==> flow/design.v <==
module projectCPU2022(clk,rst,wrEn,data_fromRAM,addr_toRAM,data_toRAM,PC,W);
input clk, rst;
input wire [15:0] data_fromRAM;
output reg [15:0] data_toRAM;
output reg wrEn;
output reg [12:0] addr_toRAM;
output reg [12:0] PC;  
output reg [15:0] W;  
reg[12:0] PCnext;
reg[2:0] opcode, opcodeNext;
reg[2:0] state, stateNext;
reg[15:0] Wnext;
always @(posedge clk) begin
	state	<= #1 stateNext;
	PC	<= #1 PCnext;
	opcode <= #1 opcodeNext;
	W <= #1 Wnext;
end
always @*begin
	stateNext = state;
	PCnext = PC;
	opcodeNext = opcode;
	addr_toRAM = 0;
	wrEn = 0;
	data_toRAM = 0;
	Wnext = W;
	if(rst) begin
		stateNext = 0;
		PCnext = 0;
		opcodeNext = 0;
		addr_toRAM = 0;
		wrEn = 0;
		data_toRAM = 0;
		Wnext = 0;
	end
	else
		case(state)
			0: begin  
				PCnext = PC;
				opcodeNext = opcode;
				addr_toRAM = PC;
				wrEn = 0;
				data_toRAM = 0;
				stateNext =1;
				Wnext = W;
			end
			1: begin  
				PCnext = PC;
				opcodeNext = data_fromRAM[15:13];
				addr_toRAM =  data_fromRAM[12:0]; 
				wrEn = 0;
				stateNext = 2;
				Wnext = W;
				data_toRAM = 0;
				if(data_fromRAM[12:0] == 0) begin  
					data_toRAM = 0;
					addr_toRAM = 13'b0000000000100;					
					stateNext = 3;
				end 
				else begin
					if(opcodeNext == 3'b111) begin  
						wrEn 		  = 1;
						data_toRAM = W;
						PCnext = PC + 1;
						stateNext = 0; 
					end
				end
			end
			2: begin  
				PCnext = PC+1;
				opcodeNext = opcode;
				addr_toRAM = 0;
				data_toRAM = 0;
				stateNext = 0;
				wrEn = 0;
					if(opcodeNext == 3'b101) begin  
						PCnext = (data_fromRAM == 0) ? W : (PC + 1);
						stateNext = 0;
					end
					if(opcodeNext == 3'b000)  
						Wnext = W + data_fromRAM;
					if(opcodeNext == 3'b001)  
						Wnext = (~(W | data_fromRAM));
					if(opcodeNext == 3'b010) begin  
						if(data_fromRAM < 16) begin
							Wnext = W >> data_fromRAM;
						end
						else begin
							Wnext = W << (data_fromRAM[3:0]);
						end
					end
					if(opcodeNext == 3'b011) begin  
						if(data_fromRAM < 16) begin
							Wnext = ((W >> data_fromRAM) | (W << (16- data_fromRAM)));
						end
						else begin
							Wnext = ((W << data_fromRAM[3:0]) | (W >> (16 - data_fromRAM[3:0])));
						end
					end
					if(opcodeNext == 3'b100) begin  
						if(W < data_fromRAM) begin
							Wnext = 16'hFFFF;
						end
						else if(W == data_fromRAM) begin
							Wnext = 16'b0000;
						end
						else begin
							Wnext = 16'b0001;
						end
					end
					if(opcodeNext == 3'b110)   
						Wnext = data_fromRAM;
			end
			3: begin  
				PCnext = PC;
				opcodeNext = opcode;
				addr_toRAM = data_fromRAM;
				data_toRAM = 0;
				wrEn = 0;
				Wnext = W;
				stateNext = 2;
				if(opcodeNext == 3'b111) begin  
						wrEn 		  = 1;
						data_toRAM = W;
						PCnext = PC + 1;
						stateNext = 0; 
				end
			end
			default: begin
				stateNext = 0;
				PCnext = 0;
				opcodeNext = 0;
				addr_toRAM = 0;
				wrEn = 0;
				data_toRAM = 0;
				Wnext = 0;
			end
		endcase
end
endmodule
# [From RTL to reports: projectCPU2022]
# What the tools print for projectCPU2022, step after step.
# Line numbers count from 1 in the design file above.
# Cell names lack the library's common part.
# A cell with -- has no value.
[inputs] design="projectCPU2022" clock="clk" cell_library="sky130hd" pvt_corner="tt_025C_1v80"

# [Elaborated design]
# Counts by Yosys on the flattened word-level netlist (proc, flatten, opt, wreduce; memories kept). Register bits leave out memories and registers merged into their read ports (data or address). Print and check cells are left out. Cells with the same type and inputs are merged into one.
[word_totals] output_inout_bits=59 n_memories=0 mem_bits_ro=0 ram_bits=0 wordCells=79 ff_bits=35 latch_bits=0 in_bits=18 clocked_rd_ports_x_width=0
[classes] mul=0 n_eq=16 logic=6 shift=4 n_cmp=2 add_sub_neg=4 n_mux=35 div_mod_pow=0 reduce_logical=8
[op_table] operator="16-bit 2-to-1 mux" count=13
[op_table] operator="13-bit 2-to-1 mux" count=7
[op_table] operator="16-bit parallel mux with 2-bit select" count=2
[op_table] operator="13-bit parallel mux with 4-bit select" count=1
[op_table] operator="16-bit OR" count=3
[op_table] operator="13-bit parallel mux with 3-bit select" count=1
[op_table] operator="16-bit by 32-bit << shifter with 16-bit output" count=1
[op_table] operator="16-bit by 32-bit right shift with 16-bit output" count=1
[op_table] operator="5-bit by 16-bit subtractor with 17-bit output (first input constant)" count=1
[op_table] operator="16-bit adder" count=1
[op_table] operator="16-bit < comparator" count=1
[op_table] operator="16-bit equality test" count=1
[op_table] operator="16-bit by 16-bit right shift with 16-bit output" count=1
[op_table] operator="16-bit by 4-bit << shifter with 16-bit output" count=1
[op_table] operator="16-bit by 5-bit < comparator with 1-bit output (second input constant)" count=1
[op_table] operator="16-bit NOT" count=1
[op_table] operator="16-bit zero test" count=1
[op_table] operator="3-bit equality test (second input constant)" count=5
[op_table] operator="13-bit by 1-bit adder with 13-bit output (second input constant)" count=1
[op_table] operator="13-bit zero test" count=1
[op_table] operator="3-bit by 2-bit equality test with 1-bit output (second input constant)" count=4
[op_table] operator="7-bit inequality test (second input constant)" count=1
[op_table] operator="2-bit inequality test (second input constant)" count=3
[op_table] operator="3-bit by 1-bit equality test with 1-bit output (second input constant)" count=2
[op_table] operator="3-bit zero test" count=2
[op_table] operator="3-bit OR reduction" count=2
[op_table] operator="5-bit by 4-bit subtractor with 6-bit output (first input constant)" count=1
[op_table] operator="3-bit parallel mux with 2-bit select" count=1
# Not listed: further kinds 7, cells in them 14.

# [Longest topological paths]
# Yosys ltp: most cells in a row. Word level: on the elaborated netlist, between registers, memories and ports. Mapped: between sequential cells and ports; inverters and the memories' decode and read muxes count.
[logic_depth] ltp_word=8 ABC_AREA=1 mapped_depth=23 ltp_nobuf=22

# [After synthesis]
# Yosys stat after the flow's synthesis: flattened, memories mapped to cells. It holds for the ABC_AREA given above (unset counts as 0); a run with the other value may have another netlist.
[mapped] ffs=36 buf_cells=51 sequential_area_um2=720.7 stdcells=1187 synth_area_um2=6347.3
[by_type] cell="nand2_1" count=383 type_area_um2=1.44E+03
[by_type] cell="dfxtp_1" count=36 type_area_um2=720.691
[by_type] cell="ha_1" count=50 type_area_um2=625.6
[by_type] cell="nor2_1" count=155 type_area_um2=581.808
[by_type] cell="nand3_1" count=92 type_area_um2=460.442
[by_type] cell="a21oi_1" count=84 type_area_um2=420.403
[by_type] cell="o21ai_0" count=83 type_area_um2=415.398
[by_type] cell="inv_1" count=110 type_area_um2=412.896
[by_type] cell="clkbuf_1" count=38 type_area_um2=142.637
[by_type] cell="o211ai_1" count=11 type_area_um2=82.579
[by_type] cell="o22ai_1" count=13 type_area_um2=81.328
[by_type] cell="xor2_1" count=9 type_area_um2=78.826
[by_type] cell="a221oi_1" count=7 type_area_um2=61.309
[by_type] cell="a31oi_1" count=9 type_area_um2=56.304
[by_type] cell="buf_6" count=5 type_area_um2=56.304
[by_type] cell="nand4_1" count=9 type_area_um2=56.304
[by_type] cell="a211oi_1" count=6 type_area_um2=45.043
[by_type] cell="o21ai_1" count=8 type_area_um2=40.038
# Other cell types: 30; their cells: 79.

# [Path before layout]
# OpenSTA on the mapped netlist: ideal clock, no wires. The path of least setup slack (recovery checks aside). Input and output delay are each 20% of the period. Register names are those of the netlist, which keeps one name where synthesis merged equal registers.
[synth_timing] path_kind="input port to output port" start="input data_fromRAM[0]" end="output wrEn" launch_ps=1256 path_slack_ps=2012 n_path_buf=2 stages=11 clock_period_ps=6280 arrival_ps=3012 t_required_ps=5024 delay_ps=1756 input_delay_ps=1256 output_delay_ps=1256 period_less_setup_slack_ps=4268
# "delay_ps" is the arrival time less input delay plus setup time.
# At an output port there is no setup time.
# "stages": output pins that drive a net of the path, with the launching flip-flop's if there is one; two outputs of one cell count as two.
# "period_less_setup_slack_ps" = period - worst setup slack (recovery checks aside). The figure is calculated, with input and output delays left at 20% of the set period.
# The rows between start and end are the longest chain of elaborated cells between them; the timing report does not say that the signal goes this way. Where chains are equally long, one stands for them.
# Each line given opens the expression or statement behind the cell; cells for indexed reads and writes are added by Yosys, which also makes memories of some case tables.
[synth_between] cell_sequence="inv_1 -> clkbuf_1 -> ha_1 -> nand3_2 -> nor2_1 -> nand2_1 -> nand2_1 -> o21ai_0 -> nand2_1 -> clkbuf_1 -> inv_1" elab_chain_cells=4 cells_between=4 cone_lines=3 cone_classes="mux (3); reduce/logical (1)"
[synth_rtl] element="start, declared" line_no=3 text="input wire [15:0] data_fromRAM;"
[synth_rtl] element="13-bit zero test" line_no=55 text="if(data_fromRAM[12:0] == 0) begin"
[synth_rtl] element="1-bit 2-to-1 mux" line_no=55
[synth_rtl] element="1-bit parallel mux with 2-bit select" line_no=37 text="case(state)"
[synth_rtl] element="1-bit 2-to-1 mux" line_no=27 text="if(rst) begin"
[synth_rtl] element="end, declared" line_no=5 text="output reg wrEn;"

# [Path in the finished layout]
# Path of least setup slack in the final report of entry A (OpenROAD, finished layout, wires in). Where an end is a register, its clock arrival counts in the times.
# The report prints the path's times to 10 ps; the period is as set.
[layout_timing] path_kind="input port to flip-flop" start="input data_fromRAM[11]" end="register W[5]" input_delay_ps=670 t_required_ps=3560 path_slack_ps=540 clock_period_ps=3340 stages=17 arrival_ps=3020 setup_ps=70 n_path_buf=2 launch_ps=670
# The rows between start and end are the longest chain of elaborated cells between them; the timing report does not say that the signal goes this way. Where chains are equally long, one stands for them.
[layout_between] cell_sequence="buf_6 -> buf_4 -> inv_1 -> nand4_1 -> nor2_4 -> nand3_4 -> nand2_8 -> nand2_4 -> a21oi_4 -> nand4_1 -> nand3_2 -> nand2_1 -> nand2_1 -> nand2_1 -> nand2_2 -> nand3_1 -> a21oi_1" elab_chain_cells=8 cells_between=14 cone_classes="add/sub (1); compare (2); shift (2); mux (8); logic (1)"
[layout_rtl] element="start, declared" line_no=3 text="input wire [15:0] data_fromRAM;"
[layout_rtl] element="5-bit by 16-bit subtractor with 17-bit output" line_no=94 text="Wnext = ((W >> data_fromRAM) | (W << (16- data_fromRAM)));"
[layout_rtl] element="16-bit by 32-bit << shifter with 16-bit output" line_no=94
[layout_rtl] element="16-bit OR" line_no=94
[layout_rtl] element="16-bit 2-to-1 mux" line_no=93 text="if(data_fromRAM < 16) begin"
[layout_rtl] element="16-bit 2-to-1 mux" line_no=92 text="if(opcodeNext == 3'b011) begin"
[layout_rtl] element="16-bit 2-to-1 mux" line_no=100 text="if(opcodeNext == 3'b100) begin"
[layout_rtl] element="16-bit 2-to-1 mux" line_no=111 text="if(opcodeNext == 3'b110)"
[layout_rtl] element="16-bit parallel mux with 2-bit select" line_no=37 text="case(state)"
[layout_rtl] element="end, assigned" line_no=17 text="W <= #1 Wnext;"
[layout_rtl] element="end, declared" line_no=8 text="output reg [15:0] W;"

# Design projectCPU2022 on sky130hd. What follows are 2 stored runs of the flow, each under its own settings; their order means nothing. The constraints put input and output delay at 20% of the set period each and load the outputs with 0.01 pF.
# "achieved_period_ps" means the clock period less the worst setup slack. The figure is calculated, with input and output delays left at 20% of the set period.
# "worstPathTime_ps" = time allowed to the worst setup path (clock period - input delay - output delay, where it has them) - its slack; a late launch clock adds to it, a late capture clock takes from it.
# "power_w": no workload was simulated; the value follows from the tool's default switching activity.
# "worstPathTime_ps" is known to 10 ps.
run="entry A" settings period_ns=3.34 CORE_UTILIZATION=37 SETUP_SLACK_MARGIN=0.48 PLACE_DENSITY_LB_ADDON=0.16 HOLD_SLACK_MARGIN=0.04 CORE_MARGIN=10 CELL_PAD_IN_SITES_DETAIL_PLACEMENT=0 TNS_END_PERCENT=70 ABC_AREA=1 GPL_TIMING_DRIVEN=1 CAP_MARGIN=25 SLEW_MARGIN=20
run="entry A" results hold_worst_slack_ps=522 die_area_um2=22793.5 power_w=0.001972 synth_area_um2=6347.3 worstPathTime_ps=2130 worstPathKind="input port to flip-flop" timing.setup.ws_ps=538 achieved_period_ps=2802 layout_utilization_frac=0.567 timing.setup.tns_ps=0
run="entry B" settings period_ns=5.09 CORE_UTILIZATION=71 SETUP_SLACK_MARGIN=0.06 PLACE_DENSITY_LB_ADDON=0.19 HOLD_SLACK_MARGIN=-0.01 CORE_ASPECT_RATIO=0.65 CELL_PAD_IN_SITES_DETAIL_PLACEMENT=1 ABC_AREA=1 GPL_TIMING_DRIVEN=1 GPL_ROUTABILITY_DRIVEN=0 CTS_CLUSTER_SIZE=88 CAP_MARGIN=15 SLEW_MARGIN=5 CORE_MARGIN=2
run="entry B" outcome="not finished: placement ended with error DPL-0033"
